==> flow/design.v <==
`timescale 1ns / 1ps
module UART (
    input clk,
    input rstn,
    input [7:0] tx_data,
    input tx_start,
    output tx,
    output tx_busy,
    output tx_done,
    output [7:0] rx_data,
    output rx_busy,
    output rx_done
);
    wire w_baud_tick;
    baud_gen #(
        .SYS_CLK(100_000_000),
        .BAUD_RATE(9600),
        .SAMPLE_RATE(16)
    ) U_BAUD_GEN (
        .clk (clk),
        .rstn(rstn),
        .baud_tick(w_baud_tick)
    );
    transmitter U_TRANSMITTER (
        .clk(clk),
        .rstn(rstn),
        .baud_tick(w_baud_tick),
        .tx_start(tx_start),
        .tx_data(tx_data),
        .tx(tx),
        .tx_busy(tx_busy),
        .tx_done(tx_done)
    );
    receiver U_RECEIVER (
        .clk(clk),
        .rstn(rstn),
        .baud_tick(w_baud_tick),
        .rx(tx),
        .rx_busy(rx_busy),
        .rx_done(rx_done),
        .rx_data(rx_data)
    );
endmodule
`timescale 1ns / 1ps
module baud_gen #(
    parameter SYS_CLK = 100_000_000,
    parameter BAUD_RATE = 9600,
    parameter SAMPLE_RATE = 16
) (
    input clk,
    input rstn,
    output reg baud_tick
);
    reg [($clog2(SYS_CLK/BAUD_RATE/SAMPLE_RATE) - 1):0] counter;
    always @(posedge clk or negedge rstn) begin
        if(!rstn) begin
            counter <= 0;
            baud_tick <= 0;
        end
        else if(counter == ((SYS_CLK/BAUD_RATE/SAMPLE_RATE) - 1)) begin
            counter <= 0;
            baud_tick <= 1;
        end
        else begin
            counter <= counter + 1;
            baud_tick <= 0;
        end
    end
endmodule
`timescale 1ns / 1ps
module receiver (
    input clk,
    input rstn,
    input baud_tick,
    input rx,
    output       rx_busy,
    output       rx_done,
    output [7:0] rx_data
);
    localparam IDLE = 0;
    localparam START = 1;
    localparam DATA = 2;
    localparam STOP = 3;
    reg [1:0] state, next_state;
    reg [7:0] rx_data_reg, rx_data_next;
    reg rx_busy_reg, rx_busy_next;
    reg rx_done_reg, rx_done_next;
    reg [4:0] tick_cnt_reg, tick_cnt_next;
    reg [2:0] bit_cnt_reg, bit_cnt_next;
    assign rx_busy = rx_busy_reg;
    assign rx_done = rx_done_reg;
    assign rx_data = rx_data_reg;
    always @(posedge clk or negedge rstn) begin
        if (!rstn) begin
            state        <= IDLE;
            rx_data_reg  <= 0;
            rx_busy_reg  <= 0;
            rx_done_reg  <= 0;
            tick_cnt_reg <= 0;
            bit_cnt_reg  <= 0;
        end else begin
            state        <= next_state;
            rx_data_reg  <= rx_data_next;
            rx_busy_reg  <= rx_busy_next;
            rx_done_reg  <= rx_done_next;
            tick_cnt_reg <= tick_cnt_next;
            bit_cnt_reg  <= bit_cnt_next;
        end
    end
    always @(*) begin
        next_state = state;
        rx_data_next = rx_data_reg;
        rx_busy_next = rx_busy_reg;
        rx_done_next = rx_done_reg;
        tick_cnt_next = tick_cnt_reg;
        bit_cnt_next = bit_cnt_reg;
        case (state)
            IDLE: begin
                rx_busy_next = 0;
                rx_done_next = 0;
                if (!rx) begin
                    next_state = START;
                end
            end
            START: begin
                rx_data_next = 0;
                rx_busy_next = 1;
                if (baud_tick) begin
                    if (tick_cnt_reg == 7) begin
                        tick_cnt_next = 0;
                        bit_cnt_next = 0;
                        next_state = DATA;
                    end else begin
                        tick_cnt_next = tick_cnt_reg + 1;
                    end
                end
            end
            DATA: begin
                if (baud_tick) begin
                    if (tick_cnt_reg == 15) begin
                        tick_cnt_next = 0;
                        rx_data_next  = {rx, rx_data_reg[7:1]};
                        if (bit_cnt_reg == 7) begin
                            bit_cnt_next = 0;
                            next_state   = STOP;
                        end else begin
                            bit_cnt_next = bit_cnt_reg + 1;
                        end
                    end else begin
                        tick_cnt_next = tick_cnt_reg + 1;
                    end
                end
            end
            STOP: begin
                if (baud_tick) begin
                    if (tick_cnt_reg == 23) begin
                        tick_cnt_next = 0;
                        rx_done_next = 1;
                        next_state = IDLE;
                    end else begin
                        tick_cnt_next = tick_cnt_reg + 1;
                    end
                end
            end
        endcase
    end
endmodule
`timescale 1ns / 1ps
module transmitter (
    input       clk,
    input       rstn,
    input       baud_tick,
    input       tx_start,
    input [7:0] tx_data,
    output tx,
    output tx_busy,
    output tx_done
);
    localparam IDLE = 0;
    localparam START_READY = 1;
    localparam TX_START = 2;
    localparam DATA = 3;
    localparam STOP = 4;
    reg [2:0] state, next_state;
    reg [7:0] temp_data, temp_next;
    reg tx_reg, tx_next;
    reg busy_reg, busy_next;
    reg done_reg, done_next;
    reg [3:0] tick_cnt_reg, tick_cnt_next;
    reg [2:0] bit_cnt_reg, bit_cnt_next;
    assign tx = tx_reg;
    assign tx_busy = busy_reg;
    assign tx_done = done_reg;
    always @(posedge clk or negedge rstn) begin
        if (!rstn) begin
            state        <= IDLE;
            temp_data    <= 0;
            tx_reg       <= 1;
            busy_reg     <= 0;
            done_reg     <= 0;
            tick_cnt_reg <= 0;
            bit_cnt_reg  <= 0;
        end else begin
            state        <= next_state;
            temp_data    <= temp_next;
            tx_reg       <= tx_next;
            busy_reg     <= busy_next;
            done_reg     <= done_next;
            tick_cnt_reg <= tick_cnt_next;
            bit_cnt_reg  <= bit_cnt_next;
        end
    end
    always @(*) begin
        next_state    = state;
        temp_next     = temp_data;
        tx_next       = tx_reg;
        busy_next     = busy_reg;
        done_next     = done_reg;
        tick_cnt_next = tick_cnt_reg;
        bit_cnt_next  = bit_cnt_reg;
        case (state)
            IDLE: begin
                done_next = 0;
                busy_next = 0;
                if (tx_start) begin
                    next_state = START_READY;
                    temp_next  = tx_data;
                    busy_next  = 1;
                end
            end
            START_READY: begin
                if (baud_tick) begin
                    next_state = TX_START;
                    tick_cnt_next = 0;
                end
            end
            TX_START: begin
                tx_next = 0;
                if (baud_tick) begin
                    if (tick_cnt_reg == 15) begin
                        tick_cnt_next = 0;
                        bit_cnt_next = 0;
                        next_state = DATA;
                    end else begin
                        tick_cnt_next = tick_cnt_reg + 1;
                    end
                end
            end
            DATA: begin
                tx_next = temp_data[bit_cnt_reg];
                if (baud_tick) begin
                    if (tick_cnt_reg == 15) begin
                        tick_cnt_next = 0;
                        if (bit_cnt_reg == 7) begin
                            next_state   = STOP;
                            bit_cnt_next = 0;
                        end else begin
                            bit_cnt_next = bit_cnt_reg + 1;
                        end
                    end else begin
                        tick_cnt_next = tick_cnt_reg + 1;
                    end
                end
            end
            STOP: begin
                tx_next = 1;
                if (baud_tick) begin
                    if (tick_cnt_reg == 15) begin
                        next_state = IDLE;
                        tick_cnt_next = 0;
                        done_next = 1;
                    end else begin
                        tick_cnt_next = tick_cnt_reg + 1;
                    end
                end
            end
        endcase
    end
endmodule
-- Tool chain data of UART
Tool output for the design above, in the order of the flow.
Line numbers count from 1 in the design file above.
Cell names lack the library's common part.
A cell with n/a has no value.
- design top: UART
- clock input: clk
- library: sky130hd
- corner: tt_025C_1v80

-- Word level
Source: Yosys, flattened and elaborated, memories not mapped. Widths are those after wreduce. Registers that Yosys merges into a memory's read port (data or address) are not register bits. Print and check cells do not count.
- noted input port bits: 11
- output and inout bits: 13
- elaborated cells: 131
- noted bits in registers: 52
- shift-type cells at 1
- $add $sub $neg at 5
- noted bitwise logic cells: 3
- reduce/logical cells at 21
- noted equal/unequal tests: 32
- muxes and demuxes at 54
- operators by type and width (cell ; number):
    3-bit two-way mux ; 17
    5-bit two-way mux ; 6
    2-bit by 1-bit != test with 1-bit output with constant B ; 9
    2-bit != test with constant B ; 9
    8-bit case mux with 2-bit select ; 1
    8-bit two-way mux ; 2
    2-bit two-way mux ; 8
    5-bit case mux with 3-bit select ; 1
    3-bit case mux with 5-bit select ; 1
    3-bit AND reduction ; 4
    3-bit case mux with 2-bit select ; 2
    4-bit two-way mux ; 3
    10-bit by 1-bit adder with 10-bit output with constant B ; 1
    10-bit == test with constant B ; 1
    10-bit AND reduction ; 1
    5-bit AND reduction ; 2
    10-bit two-way mux ; 1
    3-bit == test with constant B ; 3
    8-bit by 3-bit variable part select with 1-bit output ; 1
    8-bit AND reduction ; 1
    4-bit case mux with 2-bit select ; 1
    2-bit case mux with 4-bit select ; 1
    2-bit OR reduction ; 3
    3-bit by 1-bit adder with 3-bit output with constant B ; 2
    3-bit by 2-bit == test with 1-bit output with constant B ; 2
    1-bit case mux with 2-bit select ; 3
    1-bit two-way mux ; 6
    5-bit by 1-bit adder with 5-bit output with constant B ; 1
Other operator kinds: 19; their cells: 23.

-- Logic depth
Depth = most cells in a row (Yosys ltp): at word level without a register or memory, in the mapped netlist without a sequential cell, where the memories' decode and read muxes count.
- depth after elaboration: 5
- ABC_AREA at 0
- noted mapped depth: 9
- depth with buffers taken out: 8

-- Netlist
The flow's flattened synthesis, as Yosys stat reports it; memories are mapped. The netlist is that of the ABC_AREA named above (0 if unset); the other value can give another one.
Totals and module areas in this step are rounded.
- cells in the netlist at 247
- noted sequential area: 1410 sq um
- flip-flop cells at 56
- buffer cells: 7
- cell area after synthesis: 2610 sq um
- cell types (type ; number ; area in all (sq um)):
    dfrtp_1 ; 53 ; 1.33E+03
    mux2_2 ; 13 ; 146.39
    nand2_1 ; 37 ; 138.883
    ha_1 ; 11 ; 137.632
    o21ai_0 ; 26 ; 130.125
    dfstp_2 ; 3 ; 78.826
    nor2_1 ; 17 ; 63.811
    inv_1 ; 16 ; 60.058
    nand3_1 ; 11 ; 55.053
    mux4_1 ; 2 ; 52.55
    xnor2_1 ; 5 ; 43.792
    a22o_1 ; 4 ; 35.034
    nand4_1 ; 5 ; 31.28
    a21oi_1 ; 4 ; 20.019
    a32o_1 ; 2 ; 20.019
    buf_2 ; 4 ; 20.019
    and4_1 ; 2 ; 17.517
    nand4b_1 ; 2 ; 17.517
Not listed: further types 24, cells in them 30.
The figures by module come from a second, unflattened synthesis with its own total; it is not the netlist above.
- noted cells (unflattened synthesis): 251
- area total of the unflattened synthesis: 2710 sq um
Each row is one instance without its submodules.
- modules (module ; seq. area (sq um) ; times used ; area (sq um) ; cells):
    receiver ; 552 ; 1 ; 1150 ; 117
    transmitter ; 578 ; 1 ; 1030 ; 87
    baud_gen ; 275 ; 1 ; 538 ; 47
    UART ; 0.0 ; 1 ; 0.0 ; 0

-- Path before layout
OpenSTA on the mapped netlist: ideal clock, no wires. The path of least setup slack (recovery checks aside). Input and output delay are each 20% of the period. Register names are those of the netlist, which keeps one name where synthesis merged equal registers.
- path type: reg-to-reg
- from: register U_RECEIVER.tick_cnt_reg[0]
- to: register U_RECEIVER.bit_cnt_reg[0]
- noted time at the first pin: 0.000 ns
- buffers on the path at 0
- noted clock period: 2.12 ns
- delay of the path at 1.917 ns
- data arrival time at 1.792 ns
- noted data required time: 1.995 ns
- driving pins on the path: 9
- slack at 0.203 ns
- setup time at 0.125 ns
- noted synthesis period reached: 1.917 ns
"delay of the path" is the arrival time less input delay plus setup time.
"driving pins on the path" counts driving pins, that of a launching flip-flop among them; a cell with two outputs on the path counts twice.
"synthesis period reached" = period - worst setup slack (recovery checks aside). The figure is calculated, with input and output delays left at 20% of the set period.
Between the ends stands the longest chain of elaborated cells between them, by number of cells; it is not shown to be the way that was timed. Of several equally long chains one is given.
Each line given opens the expression or statement behind the cell; cells for indexed reads and writes are added by Yosys, which also makes memories of some case tables.
- cells stage by stage: dfrtp_1 ha_1 nand3_1 inv_1 ha_1 nand2_1 a211o_1 nand2b_1 mux2_2
- cells in the longest elaborated chain at 4
- elaborated cells between the ends (all ways): 10
- source lines of those cells at 5
- those cells by class: 4 x eq/ne; 5 x mux; 1 x reduce/logical
- RTL lines, path after synthesis (element ; line ; RTL):
    start: declaration ; 88 ; reg [4:0] tick_cnt_reg, tick_cnt_next;
    start: assignment ; 99 ; tick_cnt_reg <= 0;
    start: assignment ; 106 ; tick_cnt_reg <= tick_cnt_next;
    5-bit by 4-bit == test with 1-bit output ; 140 ; if (tick_cnt_reg == 15) begin
    3-bit two-way mux ; 140 ;
    3-bit two-way mux ; 139 ; if (baud_tick) begin
    3-bit case mux with 2-bit select ; 117 ; case (state)
    end: assignment ; 100 ; bit_cnt_reg  <= 0;
    end: assignment ; 107 ; bit_cnt_reg  <= bit_cnt_next;
    end: declaration ; 89 ; reg [2:0] bit_cnt_reg, bit_cnt_next;

-- Timing after layout
Path of least setup slack in the final report of job 1 (OpenROAD, finished layout, wires in). Where an end is a register, its clock arrival counts in the times.
- path type: reg-to-reg
- from: register U_RECEIVER.tick_cnt_reg[1]
- to: register U_RECEIVER.bit_cnt_reg[0]
- noted clock period: 1.32 ns
- setup time at 0.10 ns
- buffers on the path at 0
- noted time at the first pin: 0.30 ns
- driving pins on the path: 9
- data arrival time at 1.92 ns
- noted data required time: 1.52 ns
- slack at -0.40 ns
Between the ends stands the longest chain of elaborated cells between them, by number of cells; it is not shown to be the way that was timed. Of several equally long chains one is given.
- cells stage by stage: dfrtp_1 ha_4 nand3_2 inv_2 ha_4 nand2_2 a211o_1 nand2b_4 mux2_2
- cells in the longest elaborated chain at 4
- elaborated cells between the ends (all ways): 10
- source lines of those cells at 5
- those cells by class: 4 x eq/ne; 5 x mux; 1 x reduce/logical
- RTL lines, path after layout (element ; line ; RTL):
    start: declaration ; 88 ; reg [4:0] tick_cnt_reg, tick_cnt_next;
    start: assignment ; 99 ; tick_cnt_reg <= 0;
    start: assignment ; 106 ; tick_cnt_reg <= tick_cnt_next;
    5-bit by 4-bit == test with 1-bit output ; 140 ; if (tick_cnt_reg == 15) begin
    3-bit two-way mux ; 140 ;
    3-bit two-way mux ; 139 ; if (baud_tick) begin
    3-bit case mux with 2-bit select ; 117 ; case (state)
    end: assignment ; 100 ; bit_cnt_reg  <= 0;
    end: assignment ; 107 ; bit_cnt_reg  <= bit_cnt_next;
    end: declaration ; 89 ; reg [2:0] bit_cnt_reg, bit_cnt_next;

FLOW RESULTS
============

Settings and measured results of 2 stored flow runs for module UART (sky130hd), not sorted in any way. The constraints put input and output delay at 20% of the set period each and load the outputs with 0.01 pF.
"period reached" is the run's clock period less its worst setup slack. It is reckoned from that one timing run; input and output delays stay at 20% of the period that was set.
"total power after layout" rests on the timing tool's default activity at the inputs, not on a simulated workload.
Values from the reports are rounded here.

Job 1
Settings were period_ns = 1.32; CORE_UTILIZATION = 59; PLACE_DENSITY_LB_ADDON = 0.06; TNS_END_PERCENT = 65; GPL_TIMING_DRIVEN = 1; GPL_ROUTABILITY_DRIVEN = 0; CTS_CLUSTER_SIZE = 55; CTS_CLUSTER_DIAMETER = 197; SLEW_MARGIN = 20; CAP_MARGIN = 20; CORE_MARGIN = 2
- netlist area reported by Yosys: 2,610 sq um
- area inside the die boundary at 4,980 sq um
- utilization: 83.5 %
- worst setup slack after layout at -0.397 ns
- total power after layout at 3,070 uW
- period reached: 1.717 ns

Job 2
Settings were period_ns = 1.48; CAP_MARGIN = 20; CORE_MARGIN = 2; CORE_UTILIZATION = 40; SLEW_MARGIN = 20
- netlist area reported by Yosys: 2,610 sq um
- area inside the die boundary at 7,200 sq um
- utilization: 54.8 %
- worst setup slack after layout at -0.226 ns
- total power after layout at 2,560 uW
- period reached: 1.706 ns
